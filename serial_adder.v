==> flow/design.v <==
module full_adder(a,b,cin,sum,cout);
input a;
input b;
input cin;
output sum;
output cout;
assign sum=a^b^cin;
assign cout=(a&b)|(b&cin)|(cin&a);
endmodule
module piso (clk,reset,load,shift,d_in,d_out);
input clk;
input reset;
input load;
input shift;
input [3:0] d_in;
output reg d_out;
reg [3:0] mem;
reg [2:0] counter;
reg flag;
always@(posedge clk) begin
	if(reset)
		mem<=4'b0000;
 	if(!reset) begin
		if(load) begin	 
			mem<=d_in; 
			end
		if(shift) begin
				if(counter!=3'b011) begin
				mem<=mem>>1'b1;
				flag<=1'b1;      
				counter<=counter+1'b1;
					end
				else			
				counter<=3'b000;
			 end
			 if(flag==1'b1) begin
					d_out<=mem[0];
				end
	end
end
endmodule
module single_shift(clk,reset,load,shift,a,y);
input a;
input clk;
input reset;
input shift;
input load;
output reg y;
reg [2:0]count;
initial 
begin
count=3'b000;
y<=1'b0;
end
always@(posedge clk) begin
if(reset) 
	y<=1'b0;
else  
	begin
	if(count<3'b111) begin
		y<=1'b0;
		count<=count+1'b1;
		end
	else 
		y<=a;
	end
end
endmodule
module sipo (clk,reset,a,shift,out);
input clk;
input reset;
input shift;
input a;
output reg [3:0]out;
reg [3:0]mem;
reg [2:0]counter;
always@(posedge clk) begin
 if(reset) begin
 	mem=4'b0000;
 	end
 if(!reset) begin
 		if(shift)begin
			if(counter<3'b100) begin
			mem[3]<=a;
 			mem=mem>>1'b1;
 			counter<=counter+1'b1;
 			out<=4'b0000;
 				end
 			else	 begin
 			counter<=3'b000;
 			out<=mem;
 			end
	end
end
end
endmodule
module serial_adder(clk,load,reset,shift,a,b,sum);
input clk;
input load;
input shift;
input reset;
input [3:0]a;
input [3:0]b;
output [3:0]sum;
wire w1;
wire w2;
wire w3;
wire w4;
wire w5;
piso p1 (.clk(clk),.reset(reset),.load(load),.shift(shift),.d_in(a),.d_out(w1));
piso p2 (.clk(clk),.reset(reset),.load(load),.shift(shift),.d_in(b),.d_out(w2));
full_adder f1 (.a(w1),.b(w2),.cin(w4),.sum(w5),.cout(w3));
single_shift s1(.clk(clk),.reset(reset),.shift(shift),.load(load),.a(w3),.y(w4));
sipo sp1 (.clk(clk),.reset(reset),.shift(shift),.a(w5),.out(sum));
endmodule
# --- Tool chain data of serial_adder ---
# What the tools print for serial_adder, step after step.
# Lines are those of the file above, counted from 1.
# Operators carry their Yosys type and port widths (W data, S select, Z words).
setup:
  top_module: "serial_adder"
  clock: "clk"
  cell_library: "sky130hd"
  corner: "tt_025C_1v80"

# --- After elaboration ---
# Counts by Yosys on the flattened word-level netlist (proc, flatten, opt, wreduce; memories kept). Register bits leave out memories and registers merged into their read ports (data or address); mux counts leave out enables and synchronous resets folded into registers. Print and check cells are left out. Cells with the same type and inputs are merged into one.
word_totals:
  memories: 0
  input_bits: 12
  reg_bits: 11
  latch_bits: 0
  ram_bits: 0
  output_inout_bits: 4
  rom_bits: 0
  clocked_rd_ports_x_width: 0
op_classes:
  n_reduce_logical: 1
  equal: 0
  n_addsub: 1
  bitwise: 1
  mux: 4
  cmp: 1
  shift: 0
  div_mod_pow: 0
  n_mul: 0
ops:
  columns: ["cell", "n"]
  rows:
  - ["$mux W4", 4]
  - ["$add A3 B1 Y3 const B", 1]
  - ["$lt A3 B3 Y1 const B", 1]
  - ["$reduce_and A2 Y1", 1]
  - ["$not A1 Y1", 1]

# --- Depth ---
# Longest topological path by Yosys (ltp), each cell counted once; first at word level (registers and memories cut), then after technology mapping (sequential cells cut; the memories' decode and read muxes count).
logic_depth:
  depth_word: 4
  ABC_AREA: 0
  ltp_mapped: 2

# --- After synthesis ---
# Source: synth_stat.txt of the flow (Yosys; design flattened, memories mapped). It holds for the ABC_AREA given above (unset counts as 0); a run with the other value may have another netlist.
by_type:
  columns: ["cell_type", "n"]
  rows:
  - ["sky130_fd_sc_hd__edfxtp_1", 7]
  - ["sky130_fd_sc_hd__dfxtp_1", 4]
  - ["sky130_fd_sc_hd__mux2i_1", 3]
  - ["sky130_fd_sc_hd__nand2b_1", 4]
  - ["sky130_fd_sc_hd__and2_1", 3]
  - ["sky130_fd_sc_hd__nor2b_1", 3]
  - ["sky130_fd_sc_hd__nor2b_4", 1]
  - ["sky130_fd_sc_hd__ha_1", 1]
  - ["sky130_fd_sc_hd__nor2_1", 3]
  - ["sky130_fd_sc_hd__and2b_1", 1]
  - ["sky130_fd_sc_hd__inv_1", 1]
mapped:
  sequential_area_mm2: 0.0002903
  stdcells: 31
  flip_flops: 11
  synth_area_mm2: 0.0004317
  buf_cells: 0
# By module: a second synthesis without flattening, with its own total; a netlist apart from the flattened one above.
hier_totals:
  hier_cells: 97
  hier_area_mm2: 0.0013313
# Rows give one instance, submodules left out.
modules:
  columns: ["mod", "n_inst", "cells", "area_mm2"]
  rows:
  - ["piso", 2, 28, 0.0003566]
  - ["sipo", 1, 30, 0.0004392]
  - ["single_shift", 1, 10, 0.0001589]
  - ["full_adder", 1, 1, 0.00002]
  - ["serial_adder", 1, 0, 0]

# --- Worst setup path after synthesis ---
# Source: OpenSTA report_checks on the synthesized netlist (no wires, ideal clock, input and output delay 20% of the period each), path of least setup slack; recovery checks are left aside. Register names are those of the netlist, which keeps one name where synthesis merged equal registers.
synth_timing:
  kind: "register to register"
  from: "reg sp1.counter[2]"
  to: "reg sp1.out[0]"
  clock_period_ps: 1050
  n_path_buf: 0
  path_stages: 3
  delay_ps: 1045
  arrival_time_ps: 790
  launch_ps: 0
  setup_ps: 255
  setup_slack_ps: 5
  period_less_setup_slack_ps: 1045
# "delay_ps" is the arrival time less input delay plus setup time.
# "path_stages" counts driving pins, that of a launching flip-flop among them; a cell with two outputs on the path counts twice.
# "period_less_setup_slack_ps" = period - worst setup slack (recovery checks aside). The figure is calculated, with input and output delays left at 20% of the set period.
# The rows between start and end are the longest chain of elaborated cells between them; the timing report does not say that the signal goes this way. Where chains are equally long, one stands for them.
# A line is the first line of the expression or statement that the cell stems from. Yosys adds cells for indexed reads and writes and turns some case tables into memories.
synth_between:
  path_cell_list: "sky130_fd_sc_hd__edfxtp_1 sky130_fd_sc_hd__and2b_1 sky130_fd_sc_hd__and2_1"
  elab_chain_len: 1
synth_rtl:
  columns: ["element", "line", "rtl"]
  rows:
  - ["start: declaration", 76, "reg [2:0]counter;"]
  - ["start: assignment", 86, "counter<=counter+1'b1;"]
  - ["start: assignment", 90, "counter<=3'b000;"]
  - ["$lt A3 B3 Y1", 83, "if(counter<3'b100) begin"]
  - ["end: assignment", 87, "out<=4'b0000;"]
  - ["end: assignment", 91, "out<=mem;"]
  - ["end: declaration", 74, "output reg [3:0]out;"]

# --- Worst path after layout ---
# Path of least setup slack in the final report of stored run 2 (OpenROAD, finished layout, wires in). Where an end is a register, its clock arrival counts in the times.
# The path's times are printed in steps of 10 ps; the period is the one set.
layout_timing:
  kind: "register to register"
  from: "reg sp1.counter[0]"
  to: "reg sp1.counter[1]"
  arrival_time_ps: 1050
  setup_ps: 230
  path_stages: 3
  launch_ps: 240
  clock_period_ps: 1160
  setup_slack_ps: 130
  n_path_buf: 0
# The rows between start and end are the longest chain of elaborated cells between them; the timing report does not say that the signal goes this way. Where chains are equally long, one stands for them.
layout_between:
  path_cell_list: "sky130_fd_sc_hd__edfxtp_1 sky130_fd_sc_hd__ha_4 sky130_fd_sc_hd__nor2b_4"
  elab_chain_len: 1
layout_rtl:
  columns: ["element", "line", "rtl"]
  rows:
  - ["start: declaration", 76, "reg [2:0]counter;"]
  - ["start: assignment", 86, "counter<=counter+1'b1;"]
  - ["start: assignment", 90, "counter<=3'b000;"]
  - ["$add A3 B1 Y3", 86, null]
  - ["end: assignment", 86, null]
  - ["end: assignment", 90, null]
  - ["end: declaration", 76, null]

# Top module serial_adder; platform sky130hd; tools Yosys and OpenROAD; 2 stored runs in no particular order. Input and output delays are each 20% of the period that was set; the output load is 0.01 pF.
# "worstPathTime_ps" means the part of the period allowed to the worst setup path (the constraints hold back 20% at inputs and 20% at outputs) less its slack; where the path has registers, the arrival times of their clocks count too.
# "total_power_mw" rests on the timing tool's default activity at the inputs, not on a simulated workload.
# "worstPathTime_ps" is known to 10 ps.
runs:
  - name: "stored run 1"
    settings:
      period_ns: 1.59
      CORE_UTILIZATION: 53
      PLACE_DENSITY_LB_ADDON: 0.15
      CORE_ASPECT_RATIO: 1.28
      CAP_MARGIN: 25
      SLEW_MARGIN: 5
      MIN_ROUTING_LAYER: "met2"
      MAX_ROUTING_LAYER: "met5"
      CORE_MARGIN: 2
    outcome: "stopped before the end: floorplanning reported PDN-0185"
  - name: "stored run 2"
    settings:
      period_ns: 1.16
      SETUP_SLACK_MARGIN: 0.28
      CAP_MARGIN: 20
      CORE_MARGIN: 2
      CORE_UTILIZATION: 40
      SLEW_MARGIN: 20
    results:
      worstSetupSlack_ps: 125
      final_hold_ws_ps: 498
      stdcell_area_mm2: 0.0006168
      worstPathTime_ps: 1030
      critical_path_kind: "register to register"
      post_route_util_pct: 64.0
      die_area_mm2: 0.0013579
      yosys.chip_area_mm2: 0.0004317
      tns_ps: 0
      total_power_mw: 0.7026
